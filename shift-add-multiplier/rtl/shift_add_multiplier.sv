==> flow/design.v <==
module alu_74181
(
    input logic [3:0] a, b, s,
    input logic m, c_in,
    output logic [3:0] f,
    output logic a_eq_b, c_out
);
logic [4:0] full_calc;
always_comb
begin
    if (m)
    begin
        case (s)
            4'b0000: f = ~a;
            4'b0001: f = ~(a | b);
            4'b0010: f = ~a & b;
            4'b0011: f = 4'b0000;
            4'b0100: f = ~(a & b);
            4'b0101: f = ~b;
            4'b0110: f = a ^ b;
            4'b0111: f = a & ~b;
            4'b1000: f = ~a | b;
            4'b1001: f = ~(a ^ b);
            4'b1010: f = b;
            4'b1011: f = a & b;
            4'b1100: f = 4'b1111;
            4'b1101: f = a | ~b;
            4'b1110: f = a | b;
            4'b1111: f = a;
            default: f = 4'b0000;
        endcase
        full_calc = f;
        c_out = full_calc[4];
    end
    else
    begin
        case (s)
            4'b0000: full_calc = a + c_in;
            4'b0001: full_calc = (a | b) + c_in;
            4'b0010: full_calc = (a | ~b) + c_in;
            4'b0011: full_calc = c_in - 1;
            4'b0100: full_calc = a + a & ~b + c_in;
            4'b0101: full_calc = (a | b) + a & ~b + c_in;
            4'b0110: full_calc = a - b + c_in - 1;
            4'b0111: full_calc = a & ~b + c_in - 1;
            4'b1000: full_calc = a + a & b + c_in;
            4'b1001: full_calc = a + b + c_in;
            4'b1010: full_calc = (a | ~b) + a & b + c_in;
            4'b1011: full_calc = a & b + c_in - 1;
            4'b1100: full_calc = a + a + c_in;
            4'b1101: full_calc = (a | b) + a + c_in;
            4'b1110: full_calc = (a | ~b) + a + c_in;
            4'b1111: full_calc = a + c_in - 1;
            default: full_calc = 5'b00000;
        endcase
        f = full_calc[3:0];
        c_out = full_calc[4];
    end
    a_eq_b = (a == b) ? 1'b1 : 1'b0;
end
endmodule
module alu_8_bit
(
    input logic [7:0] a, b,
    input logic [3:0] s,
    input logic m, c_in,
    output logic [7:0] f,
    output logic a_eq_b, c_out
);
logic [3:0] f_lowest, f_highest;
logic c_out_lowest, c_out_highest;
alu_74181 alu_lowest
(
    .a(a[3:0]),
    .b(b[3:0]),
    .s(s),
    .m(m),
    .c_in(c_in),
    .f(f_lowest),
    .a_eq_b(),
    .c_out(c_out_lowest)
);
alu_74181 alu_highest
(
    .a(a[7:4]),
    .b(b[7:4]),
    .s(s),
    .m(m),
    .c_in(c_out_lowest),
    .f(f_highest),
    .a_eq_b(),
    .c_out(c_out_highest)
);
assign f = {f_highest, f_lowest};
assign c_out = c_out_highest;
assign a_eq_b = (a == b);
endmodule
module counter #(parameter SIZE = 4)
(
    input logic clk, rst, load, en, up_down,
    input logic [SIZE-1:0] data_in,
    output logic endCountdown,
    output logic [SIZE-1:0] data_out
);
logic [SIZE-1:0] tmp;
always_ff @(posedge clk, posedge rst)
begin
    if (rst)
    begin
        tmp <= 0;
    end
    else if (load)
    begin
        tmp <= data_in;
    end
    else if (en)
    begin
        if (up_down)
        begin
            tmp <= tmp + 1;
        end
        else
            tmp <= tmp - 1;
    end
end
assign data_out = tmp;
assign endCountdown = (tmp == 0);
endmodule
module shift_add_multiplier
(
    input logic clk, rst,
    input logic [7:0] aMultiplying, bMultiplier,
    output logic endMultiplication,
    output logic [15:0] result
);
typedef enum logic [2:0]
{
    IDLE = 3'b000,
    LOAD = 3'b001,
    CHECK = 3'b010,
    SUM = 3'b011,
    SHIFT = 3'b100,
    DONE = 3'b101
} state_t;
state_t currentState, nextState;
logic [1:0] ctrlRegA, ctrlRegB, ctrlRegQ;
logic [7:0] sum, parallelOutRegA, parallelOutRegB, parallelOutRegQ, dataOutCounter;
logic serInReg, loadCounter, enableCounter, endCountdown, cOutALU;
shift_register #(8) registerA
(
    .clk(clk),
    .rst(rst),
    .ser_in(1'b0),
    .ctrl(ctrlRegA),
    .parallel_in(sum),
    .parallel_out(parallelOutRegA),
    .ser_out(serInReg)
);
shift_register #(8) registerB
(
    .clk(clk),
    .rst(rst),
    .ser_in(1'b0),
    .ctrl(ctrlRegB),
    .parallel_in(aMultiplying),
    .parallel_out(parallelOutRegB),
    .ser_out()
);
shift_register #(8) registerQ
(
    .clk(clk),
    .rst(rst),
    .ser_in(serInReg),
    .ctrl(ctrlRegQ),
    .parallel_in(bMultiplier),
    .parallel_out(parallelOutRegQ),
    .ser_out()
);
counter #(8) counterRepeat
(
    .clk(clk),
    .rst(rst),
    .load(loadCounter),
    .en(enableCounter),
    .up_down(1'b0),
    .data_in(8'b00001000),
    .endCountdown(endCountdown),
    .data_out(dataOutCounter)
);
alu_8_bit alu
(
    .a(parallelOutRegA),
    .b(parallelOutRegB),
    .s(4'b1001),
    .m(1'b0),
    .c_in(1'b0),
    .f(sum),
    .a_eq_b(),
    .c_out(cOutALU)
);
always_ff @(posedge clk, posedge rst)
begin
    if (rst)
    begin
        currentState <= IDLE;
    end
    else
        currentState <= nextState;
end
always_comb begin
    ctrlRegA = 2'b00;
    ctrlRegB = 2'b00;
    ctrlRegQ = 2'b00;
    loadCounter = 1'b0;
    enableCounter = 1'b0;
    endMultiplication = 1'b0;
    nextState = currentState;
    case (currentState)
        IDLE:
        begin
            nextState = LOAD;
        end
        LOAD:
        begin
            ctrlRegA = 2'b11;
            ctrlRegB = 2'b11;
            ctrlRegQ = 2'b11;
            loadCounter = 1'b1;
            nextState = CHECK;
        end
        CHECK:
        begin
            enableCounter = 1'b1;
            if (parallelOutRegQ[0])
            begin
                nextState = SUM;
            end
            else
                nextState = SHIFT;
        end
        SUM:
        begin
            ctrlRegA = 2'b11;
            nextState = SHIFT;
        end
        SHIFT:
        begin
            ctrlRegA = 2'b01;
            ctrlRegQ = 2'b01;
            if (endCountdown)
            begin
                nextState = DONE;
            end
            else
                nextState = CHECK;
        end
        DONE:
        begin
            endMultiplication = 1'b1;
            nextState = DONE;
        end
    endcase
end
assign result = {parallelOutRegA, parallelOutRegQ};
endmodule
module shift_register #(parameter PARALLEL_IN = 8)
(
    input logic clk, rst, ser_in,
    input logic [1:0] ctrl,
    input logic [PARALLEL_IN-1:0] parallel_in,
    output logic [PARALLEL_IN-1:0] parallel_out,
    output logic ser_out
);
logic [PARALLEL_IN-1:0] tmp;
always_ff @(posedge clk, posedge rst)
begin
    if (rst)
    begin
        tmp <= 0;
    end
    else
    begin
        case (ctrl)
            2'b00: tmp <= tmp;
            2'b01: tmp <= {ser_in, tmp[PARALLEL_IN-1:1]};
            2'b10: tmp <= {tmp[PARALLEL_IN-2:0], ser_in};
            2'b11: tmp <= parallel_in;
            default: tmp <= tmp;
        endcase
    end
end
assign parallel_out = tmp;
always_comb
begin
    case (ctrl)
        2'b01: ser_out = tmp[0];
        2'b10: ser_out = tmp[PARALLEL_IN-1];
        default: ser_out = 0;
    endcase
end
endmodule
## Step by step through the tools: shift_add_multiplier

The steps from the RTL of shift_add_multiplier to its reports follow in flow order.
Line numbers count from 1 in the design file above.
A cell with - has no value.

| design | value |
|---|---|
| design top | shift_add_multiplier |
| clock port | clk |
| cell library | sky130hd |
| library corner | tt_025C_1v80 |

## Word level

Yosys after proc, flatten, opt, wreduce and memory -nomap, before mapping. Memory bits, and registers merged into a memory's read port (data or address), are not among the register bits. Print and check cells are not counted. Equal cells are merged and count once.

| operators by class | value |
|---|---|
| add/subtract/negate cells | 4 |
| equality and inequality tests | 14 |
| muxes and demuxes | 15 |
| reduce/logical cells | 8 |

Operators with widths:

| operator | number |
|---|---|
| parallel mux 8 bit (select 3 bit) | 3 |
| parallel mux 3 bit (select 6 bit) | 1 |
| two-way mux 8 bit | 2 |
| == test 2 bit with constant B | 6 |
| subtractor 8 x 1 -> 8 bit with constant B | 1 |
| logical NOT 8 bit | 1 |
| parallel mux 2 bit (select 2 bit) | 2 |
| == test 2 x 1 -> 1 bit with constant B | 3 |
| logical NOT 2 bit | 3 |
| == test 3 x 2 -> 1 bit with constant B | 2 |
| == test 3 bit with constant B | 2 |
| nonzero test 6 bit | 1 |
| two-way mux 3 bit | 2 |
| adder 4 x 4 -> 5 bit | 1 |
| adder 4 x 1 -> 4 bit | 1 |
| adder 4 bit | 1 |
| == test 3 x 1 -> 1 bit with constant B | 1 |
| logical NOT 3 bit | 1 |
| two-way mux 1 bit | 3 |
| nonzero test 2 bit | 1 |
| OR reduction 2 bit | 1 |
| parallel mux 1 bit (select 2 bit) | 1 |
| two-way mux 2 bit | 1 |

| bit counts | value |
|---|---|
| bits in registers | 35 |
| input port bits | 18 |
| word-level cells | 46 |

## Longest topological paths

Yosys ltp: most cells in a row. Word level: on the elaborated netlist, between registers, memories and ports. Mapped: between sequential cells and ports; inverters and the memories' decode and read muxes count.

| depth | value |
|---|---|
| depth in word-level cells | 6 |
| ABC_AREA | 0 |
| depth in mapped cells | 12 |
| gate-level depth less buffers | 12 |

## After synthesis

The flow's flattened synthesis, as Yosys stat reports it; memories are mapped. The netlist is that of the ABC_AREA named above (0 if unset); the other value can give another one.
The area totals of this step are shown rounded.

Cell types:

| cell | number | total area (µm²) |
|---|---|---|
| sky130_fd_sc_hd__dfrtp_1 | 37 | 925.888 |
| sky130_fd_sc_hd__mux2i_1 | 16 | 160.154 |
| sky130_fd_sc_hd__ha_1 | 8 | 100.096 |
| sky130_fd_sc_hd__mux2_2 | 7 | 78.826 |
| sky130_fd_sc_hd__nand2_1 | 18 | 67.565 |
| sky130_fd_sc_hd__fa_1 | 3 | 60.058 |
| sky130_fd_sc_hd__o21ai_0 | 11 | 55.053 |
| sky130_fd_sc_hd__xor2_1 | 6 | 52.55 |
| sky130_fd_sc_hd__nor2_1 | 13 | 48.797 |
| sky130_fd_sc_hd__inv_1 | 12 | 45.043 |
| sky130_fd_sc_hd__a21oi_1 | 8 | 40.038 |
| sky130_fd_sc_hd__xnor2_1 | 4 | 35.034 |
| sky130_fd_sc_hd__buf_6 | 3 | 33.782 |
| sky130_fd_sc_hd__dfstp_2 | 1 | 26.275 |
| sky130_fd_sc_hd__nor4b_4 | 1 | 23.773 |
| sky130_fd_sc_hd__a21o_1 | 3 | 22.522 |
| sky130_fd_sc_hd__nor2_8 | 1 | 20.019 |
| sky130_fd_sc_hd__a211oi_1 | 2 | 15.014 |

Not listed: further types 14, cells in them 17.

| mapped netlist | value |
|---|---|
| standard cells after synthesis | 171 |
| mapped area | 1900 µm² |
| flip-flop cells | 38 |
| buffer cells | 8 |

By module: a second synthesis without flattening, with its own total; a netlist apart from the flattened one above.

| second synthesis, totals | value |
|---|---|
| cells (unflattened synthesis) | 933 |
| area (unflattened synthesis) | 7200 µm² |

Rows give one instance, submodules left out.

Modules:

| module | instances | cells | area (µm²) |
|---|---|---|---|
| alu_74181 | 2 | 332 | 2300 |
| shift_register (PARALLEL_IN=8) | 3 | 53 | 540 |
| counter (SIZE=8) | 1 | 80 | 700 |
| shift_add_multiplier | 1 | 19 | 220 |
| alu_8_bit | 1 | 11 | 86 |

## Timing after synthesis

Source: OpenSTA report_checks on the synthesized netlist (no wires, ideal clock, input and output delay 20% of the period each), path of least setup slack; recovery checks are left aside. Register names are those of the netlist, which keeps one name where synthesis merged equal registers.

| timing path after synthesis | value |
|---|---|
| path type | reg-to-reg |
| start | reg registerA.tmp[0] |
| end | reg registerA.tmp[5] |
| clock period | 2980 ps |
| library setup time | 126 ps |
| time at the first pin | 0 ps |
| arrival time | 2194 ps |
| setup slack | 660 ps |
| path delay | 2320 ps |
| stages | 12 |
| buffers on the path | 0 |
| synthesis period reached | 2320 ps |

"path delay" is the arrival time less input delay plus setup time.
"stages": output pins that drive a net of the path, with the launching flip-flop's if there is one; two outputs of one cell count as two.
"synthesis period reached" = period - worst setup slack (recovery checks aside). The figure is calculated, with input and output delays left at 20% of the set period.
Between the ends stands the longest chain of elaborated cells between them, by number of cells; it is not shown to be the way that was timed. Of several equally long chains one is given.
A line is the first line of the expression or statement that the cell stems from. Yosys adds cells for indexed reads and writes and turns some case tables into memories.
At most two assigning lines are given for a register; there are more.

| on the way, after synthesis | value |
|---|---|
| path through | sky130_fd_sc_hd__dfrtp_1 -> sky130_fd_sc_hd__ha_1 -> sky130_fd_sc_hd__inv_1 -> sky130_fd_sc_hd__fa_1 -> sky130_fd_sc_hd__inv_1 -> sky130_fd_sc_hd__a21o_1 -> sky130_fd_sc_hd__a21oi_1 -> sky130_fd_sc_hd__fa_1 -> sky130_fd_sc_hd__inv_1 -> sky130_fd_sc_hd__fa_1 -> sky130_fd_sc_hd__nor2_1 -> sky130_fd_sc_hd__a21oi_1 |
| cells in the longest elaborated chain | 3 |
| elaborated cells on any way between the ends | 3 |
| RTL lines with such cells | 2 |

RTL lines, path after synthesis:

| item | RTL line | text |
|---|---|---|
| start: declaration | 274 | `logic [PARALLEL_IN-1:0] tmp;` |
| start: assignment | 284 | `2'b00: tmp <= tmp;` |
| start: assignment | 285 | `2'b01: tmp <= {ser_in, tmp[PARALLEL_IN-1:1]};` |
| adder 4 x 4 -> 5 bit | 47 | `4'b1001: full_calc = a + b + c_in;` |
| adder 4 x 1 -> 4 bit | 47 |  |
| parallel mux 8 bit (select 3 bit) | 283 | `case (ctrl)` |
| end: assignment | 284 |  |
| end: assignment | 285 |  |
| end: declaration | 274 |  |

## Path in the finished layout

Path of least setup slack in the final report of entry A (OpenROAD, finished layout, wires in). Where an end is a register, its clock arrival counts in the times.
The report prints the path's times to 10 ps; the period is as set.

| timing path post-layout | value |
|---|---|
| path type | reg-to-reg |
| start | reg registerA.tmp[0] |
| end | reg registerA.tmp[5] |
| clock period | 2630 ps |
| library setup time | 120 ps |
| time at the first pin | 280 ps |
| arrival time | 2550 ps |
| setup slack | 240 ps |
| stages | 12 |
| buffers on the path | 0 |

Between the ends stands the longest chain of elaborated cells between them, by number of cells; it is not shown to be the way that was timed. Of several equally long chains one is given.
At most two assigning lines are given for a register; there are more.

| on the way, post-layout | value |
|---|---|
| path through | sky130_fd_sc_hd__dfrtp_1 -> sky130_fd_sc_hd__ha_1 -> sky130_fd_sc_hd__inv_1 -> sky130_fd_sc_hd__fa_1 -> sky130_fd_sc_hd__inv_1 -> sky130_fd_sc_hd__a21o_1 -> sky130_fd_sc_hd__a21oi_1 -> sky130_fd_sc_hd__fa_1 -> sky130_fd_sc_hd__inv_1 -> sky130_fd_sc_hd__fa_1 -> sky130_fd_sc_hd__nor2_1 -> sky130_fd_sc_hd__a21oi_1 |
| cells in the longest elaborated chain | 3 |
| elaborated cells on any way between the ends | 3 |
| RTL lines with such cells | 2 |

RTL lines, path post-layout:

| item | RTL line | text |
|---|---|---|
| start: declaration | 274 | `logic [PARALLEL_IN-1:0] tmp;` |
| start: assignment | 284 | `2'b00: tmp <= tmp;` |
| start: assignment | 285 | `2'b01: tmp <= {ser_in, tmp[PARALLEL_IN-1:1]};` |
| adder 4 x 4 -> 5 bit | 47 | `4'b1001: full_calc = a + b + c_in;` |
| adder 4 x 1 -> 4 bit | 47 |  |
| parallel mux 8 bit (select 3 bit) | 283 | `case (ctrl)` |
| end: assignment | 284 |  |
| end: assignment | 285 |  |
| end: declaration | 274 |  |

==> results <==
Stored flow runs of shift_add_multiplier (2 of them; Yosys, OpenROAD, sky130hd). They differ in their settings and are not a sequence. Constraints: input delay and output delay 20% of the set period each, output load 0.01 pF.
"clock period reached" is the run's clock period less its worst setup slack. It is reckoned from that one timing run; input and output delays stay at 20% of the period that was set.
"time of the worst setup path": the worst setup path's part of the clock period (all of it between registers, 20% less for each end at a port) less its slack. A launch clock that arrives late makes it longer, a capture clock that arrives late makes it shorter.
"power consumption" rests on the timing tool's default activity at the inputs, not on a simulated workload.
"time of the worst setup path" is given in steps of 10 ps.
Values from the reports are rounded here.
Settings: n/a = not set for that run.
Among the results, n/a means that no value is shown for the run.

| stored run | period_ns | CORE_UTILIZATION | SETUP_SLACK_MARGIN | PLACE_DENSITY_LB_ADDON | TNS_END_PERCENT | GPL_TIMING_DRIVEN | CTS_CLUSTER_DIAMETER | CAP_MARGIN | CORE_MARGIN | SLEW_MARGIN | PLACE_DENSITY | CORE_ASPECT_RATIO | CELL_PAD_IN_SITES_GLOBAL_PLACEMENT | ABC_AREA | die size (µm²) | power consumption (mW) | final utilization (%) | synthesized cell area (µm²) | setup slack of the worst path (ps) | post-route worst hold slack (ps) | standard-cell area after layout (µm²) | clock period reached (ps) | total negative slack (ps) | time of the worst setup path (ps) | worst path kind |
|---|---|---|---|---|---|---|---|---|---|---|---|---|---|---|---|---|---|---|---|---|---|---|---|---|---|
| entry A | 2.63 | 17 | -0.18 | 0.16 | 70 | 1 | 96 | 20 | 2 | 20 | n/a | n/a | n/a | n/a | 12000 | 2.6 | 23 | 1900 | 240 | 390 | 2600 | 2389 | 0 | 2390 | reg-to-reg |
| entry B | 2.66 | 72 | -0.22 | n/a | n/a | n/a | n/a | 20 | 4 | 40 | 0.56 | 1.27 | 1 | 1 | n/a | n/a | n/a | n/a | n/a | n/a | n/a | n/a | n/a | n/a | n/a |

Entry B: unfinished; error GPL-0301 in placement
